==> flow/design.v <==
module hamming_generator #(
    parameter IDLE = 3'b000,
    parameter P1 = 3'b001 ,
    parameter P2 = 3'b010,
    parameter P4 = 3'b100 ,
    parameter DONE = 3'b111
) (
    input [3:0] data_in,
    input rst_n,
    input clk,
    input enable,
    input mode,  
    output reg [6:0] data_out
);
reg [2:0] parity;
reg p1;
reg p2;
reg p4;
wire p1_even = data_in[0] ^ data_in[1] ^ data_in[3];
wire p2_even = data_in[0] ^ data_in[2] ^ data_in[3];
wire p4_even = data_in[1] ^ data_in[2] ^ data_in[3];
always @(posedge clk or negedge rst_n) begin
    if (!rst_n) begin
        data_out <= 0;
        p1 <= 0;
        p2 <= 0;
        p4 <= 0;
        parity <= IDLE;
    end
    else begin
        case (parity)
            IDLE : if (enable) begin
                parity <= P1;
            end 
            else parity <= IDLE;
            P1 : begin
                if (mode) begin
                    p1 <= p1_even;
                    parity <= P2;
                end
                else begin
                    p1 <= ~p1_even;
                    parity <= P2;
                end
            end
            P2 : begin
                if (mode) begin
                    p2 <= p2_even;
                    parity <= P4;
                end
                else begin
                    p2 <= ~p2_even;
                    parity <= P4;
                end
            end    
            P4 : begin
                if (mode) begin
                    p4 <= p4_even;
                    parity <= DONE;
                end
                else begin
                    p4 <= ~p4_even;
                    parity <= DONE;
                end
            end        
            DONE : begin
                data_out <= {data_in[3], data_in[2], data_in[1], p4, data_in[0], p2, p1};
                parity <= IDLE;
            end
            default: begin
                parity <= IDLE;
                p1 <= 0;
                p2 <= 0;
                p4 <= 0;
            end
        endcase
    end
end
endmodule
# Step by step through the tools: hamming_generator
# The steps from the RTL of hamming_generator to its reports follow in flow order.
# Line numbers count from 1 in the design file above.
# Cell names lack the library's common part.
design:
  design: "hamming_generator"
  clock: "clk"
  cell_library: "sky130hd"
  pvt_corner: "tt_025C_1v80"

# Word level
# Yosys after proc, flatten, opt, wreduce and memory -nomap, before mapping. Memory bits, and registers merged into a memory's read port (data or address), are not among the register bits. Print and check cells are not counted. Equal cells are merged and count once.
word_totals:
  reg_bits: 13
  in_bits: 8
  out_inout_bits: 7
  elab_cells: 30
classes:
  n_eq: 4
  mux: 8
  logic: 9
  reduce_logical: 4
ops:
  columns: ["cell", "count"]
  rows:
  - ["4-bit OR reduction", 3]
  - ["3-bit case mux with 4-bit select", 1]
  - ["1-bit XOR", 6]
  - ["3-bit == test (second input constant)", 2]
  - ["1-bit case mux with 2-bit select", 3]
  - ["1-bit 2-to-1 mux", 4]
  - ["1-bit inverter", 3]
  - ["3-bit by 1-bit == test with 1-bit output (second input constant)", 1]
  - ["3-bit by 2-bit == test with 1-bit output (second input constant)", 1]
  - ["3-bit logical NOT", 1]

# Depth
# Depth = most cells in a row (Yosys ltp): at word level without a register or memory, in the mapped netlist without a sequential cell, where the memories' decode and read muxes count.
logic_depth:
  word_depth: 5
  abc_area: 0
  mapped_depth: 4
  ltp_nobuf: 3

# Synthesis result
# The flow's flattened synthesis, as Yosys stat reports it; memories are mapped. The netlist is that of the ABC_AREA named above (0 if unset); the other value can give another one.
# The area totals of this step are shown rounded.
by_type:
  columns: ["type", "count", "type_area_um2"]
  rows:
  - ["dfrtp_1", 14, 350.336]
  - ["mux2_2", 7, 78.826]
  - ["xnor2_1", 4, 35.034]
  - ["dfstp_2", 1, 26.275]
  - ["xnor3_1", 1, 22.522]
  - ["inv_1", 4, 15.014]
  - ["o31ai_2", 1, 12.512]
  - ["buf_6", 1, 11.261]
  - ["nand2_1", 3, 11.261]
  - ["or4_4", 1, 11.261]
  - ["a21o_2", 1, 8.758]
  - ["xor2_1", 1, 8.758]
  - ["o31ai_1", 1, 7.507]
  - ["or4_1", 1, 7.507]
  - ["and2_1", 1, 6.256]
  - ["nor4_1", 1, 6.256]
  - ["o22ai_1", 1, 6.256]
mapped:
  stdcells: 44
  yosys_area_um2: 626
  seqArea_um2: 377
  ffs: 15
  buf_cells: 1

# Timing after synthesis
# Source: OpenSTA report_checks on the synthesized netlist (no wires, ideal clock, input and output delay 20% of the period each), path of least setup slack; recovery checks are left aside. Register names are those of the netlist, which keeps one name where synthesis merged equal registers.
synth_timing:
  path_kind: "reg-to-reg"
  startpoint: "reg parity"
  endpoint: "reg p4"
  tclk_ps: 1780
  setup_ps: 92
  launch_ps: 0
  arrival_time_ps: 1208
  required_time_ps: 1688
  path_slack_ps: 481
  delay_ps: 1300
  stages: 4
  n_path_buf: 1
  period_less_setup_slack_ps: 1299
# "delay_ps" = arrival - input delay + setup time.
# "stages" counts driving pins, that of a launching flip-flop among them; a cell with two outputs on the path counts twice.
# "period_less_setup_slack_ps" = period - worst setup slack (recovery checks aside). The figure is calculated, with input and output delays left at 20% of the set period.
# An end named without its bit number is one bit of that signal or, where synthesis recoded a state register, one of its new flip-flops.
# Between the ends stands the longest chain of elaborated cells between them, by number of cells; it is not shown to be the way that was timed. Of several equally long chains one is given.
# Each line given opens the expression or statement behind the cell; cells for indexed reads and writes are added by Yosys, which also makes memories of some case tables.
# At most two assigning lines are given for a register; there are more.
synth_via:
  cell_sequence: "dfrtp_1 buf_6 or4_4 o31ai_2"
  elab_chain_len: 3
  cone_cells: 7
  lines_between: 1
  cone_classes: "eq/ne: 4; mux: 1; reduce/logical: 2"
synth_rtl:
  columns: ["element", "line_no", "source"]
  rows:
  - ["start: declaration", 15, "reg [2:0] parity;"]
  - ["start: assignment", 28, "parity <= IDLE;"]
  - ["start: assignment", 33, "parity <= P1;"]
  - ["3-bit by 2-bit == test with 1-bit output", 31, "case (parity)"]
  - ["4-bit OR reduction", null, null]
  - ["1-bit case mux with 2-bit select", 31, null]
  - ["end: assignment", 58, "p4 <= p4_even;"]
  - ["end: assignment", 62, "p4 <= ~p4_even;"]
  - ["end: declaration", 18, "reg p4;"]

# Worst path after layout
# From the final timing report of record 1: the path of least setup slack in the routed layout; clock arrival at registers is part of the times.
# The report prints the path's times to 10 ps; the period is as set.
layout_timing:
  path_kind: "reg-to-reg"
  startpoint: "reg parity"
  endpoint: "reg p4"
  tclk_ps: 974
  setup_ps: 80
  launch_ps: 270
  arrival_time_ps: 1420
  required_time_ps: 1170
  path_slack_ps: -260
  stages: 3
  n_path_buf: 0
# An end named without its bit number is one bit of that signal or, where synthesis recoded a state register, one of its new flip-flops.
# At most two assigning lines are given for a register; there are more.
layout_via:
  cell_sequence: "dfstp_2 or4_4 o31ai_2"
layout_rtl:
  columns: ["element", "line_no", "source"]
  rows:
  - ["start: declaration", 15, "reg [2:0] parity;"]
  - ["start: assignment", 28, "parity <= IDLE;"]
  - ["start: assignment", 33, "parity <= P1;"]
  - ["end: assignment", 58, "p4 <= p4_even;"]
  - ["end: assignment", 62, "p4 <= ~p4_even;"]
  - ["end: declaration", 18, "reg p4;"]
# No chain of elaborated cells between the ends is given.

==> results <==
Top module hamming_generator; platform sky130hd; tools Yosys and OpenROAD; 2 stored runs in no particular order. Input and output delays are each 20% of the period that was set; the output load is 0.01 pF.
"achieved_period_ps": clock period set for the run, less the worst setup slack. It is reckoned from that one timing run; input and output delays stay at 20% of the period that was set.
"critical_path_time_ps": the worst setup path's part of the clock period (all of it between registers, 20% less for each end at a port) less its slack. A launch clock that arrives late makes it longer, a capture clock that arrives late makes it shorter.
"power.total_uw": no workload was simulated; the value follows from the tool's default switching activity.
"critical_path_time_ps" is known to 10 ps.
Measured values are rounded.

--- record 1 ---
==> flow/run.sh <==
#!/bin/bash
# the make line also repeats the synthesis and layout settings of config.mk as NAME=value (left out here)
make -C /OpenROAD-flow-scripts/flow DESIGN_CONFIG=/design/flow/config.mk WORK_HOME=/design/flow/orfs CLKGATE_MAP_FILE= finish
==> flow/config.mk <==
export PLATFORM = sky130hd
export DESIGN_NAME = hamming_generator
export DESIGN_NICKNAME = hamming_generator
export VERILOG_FILES = /design/flow/design.v
export SDC_FILE = /design/flow/constraint.sdc
export NUM_CORES = 4
export LEC_CHECK = 0
export CAP_MARGIN = 15
export CORE_MARGIN = 8
export CORE_UTILIZATION = 31
export GPL_ROUTABILITY_DRIVEN = 1
export MIN_ROUTING_LAYER = met1
export PLACE_DENSITY_LB_ADDON = 0.13
export SETUP_SLACK_MARGIN = 0.29
export SLEW_MARGIN = 20
==> flow/constraint.sdc <==
create_clock -name core_clock -period 0.974 [get_ports {clk}]
set_input_delay 0.1948 -clock core_clock [delete_from_list [all_inputs] [get_ports {clk}]]
set_output_delay 0.1948 -clock core_clock [all_outputs]
set_load 0.01 [all_outputs]

==> results, as YAML <==
results:
  synth_chip_area_um2: 626
  design.die.area_um2: 3710
  cell_area_final_um2: 1010
  fin_util_pct: 52.2
  final_setup_ws_ps: -255
  total_negative_slack_ps: -1690
  power.total_uw: 1090
  achieved_period_ps: 1229
  critical_path_time_ps: 1230
  worstPathKind: "reg-to-reg"

--- record 2 ---
==> flow/run.sh <==
#!/bin/bash
# the make line also repeats the synthesis and layout settings of config.mk as NAME=value (left out here)
make -C /OpenROAD-flow-scripts/flow DESIGN_CONFIG=/design/flow/config.mk WORK_HOME=/design/flow/orfs CLKGATE_MAP_FILE= finish
==> flow/config.mk <==
export PLATFORM = sky130hd
export DESIGN_NAME = hamming_generator
export DESIGN_NICKNAME = hamming_generator
export VERILOG_FILES = /design/flow/design.v
export SDC_FILE = /design/flow/constraint.sdc
export NUM_CORES = 4
export LEC_CHECK = 0
export CAP_MARGIN = 20
export CORE_MARGIN = 2
export CORE_UTILIZATION = 40
export SETUP_SLACK_MARGIN = -0.07
export SLEW_MARGIN = 20
==> flow/constraint.sdc <==
create_clock -name core_clock -period 1.34 [get_ports {clk}]
set_input_delay 0.2680 -clock core_clock [delete_from_list [all_inputs] [get_ports {clk}]]
set_output_delay 0.2680 -clock core_clock [all_outputs]
set_load 0.01 [all_outputs]

==> results, as YAML <==
results:
  synth_chip_area_um2: 626
  design.die.area_um2: 1900
  cell_area_final_um2: 851
  fin_util_pct: 57.1
  final_setup_ws_ps: 10
  total_negative_slack_ps: 0
  power.total_uw: 800
  achieved_period_ps: 1330
  critical_path_time_ps: 1060
  worstPathKind: "input-to-reg"
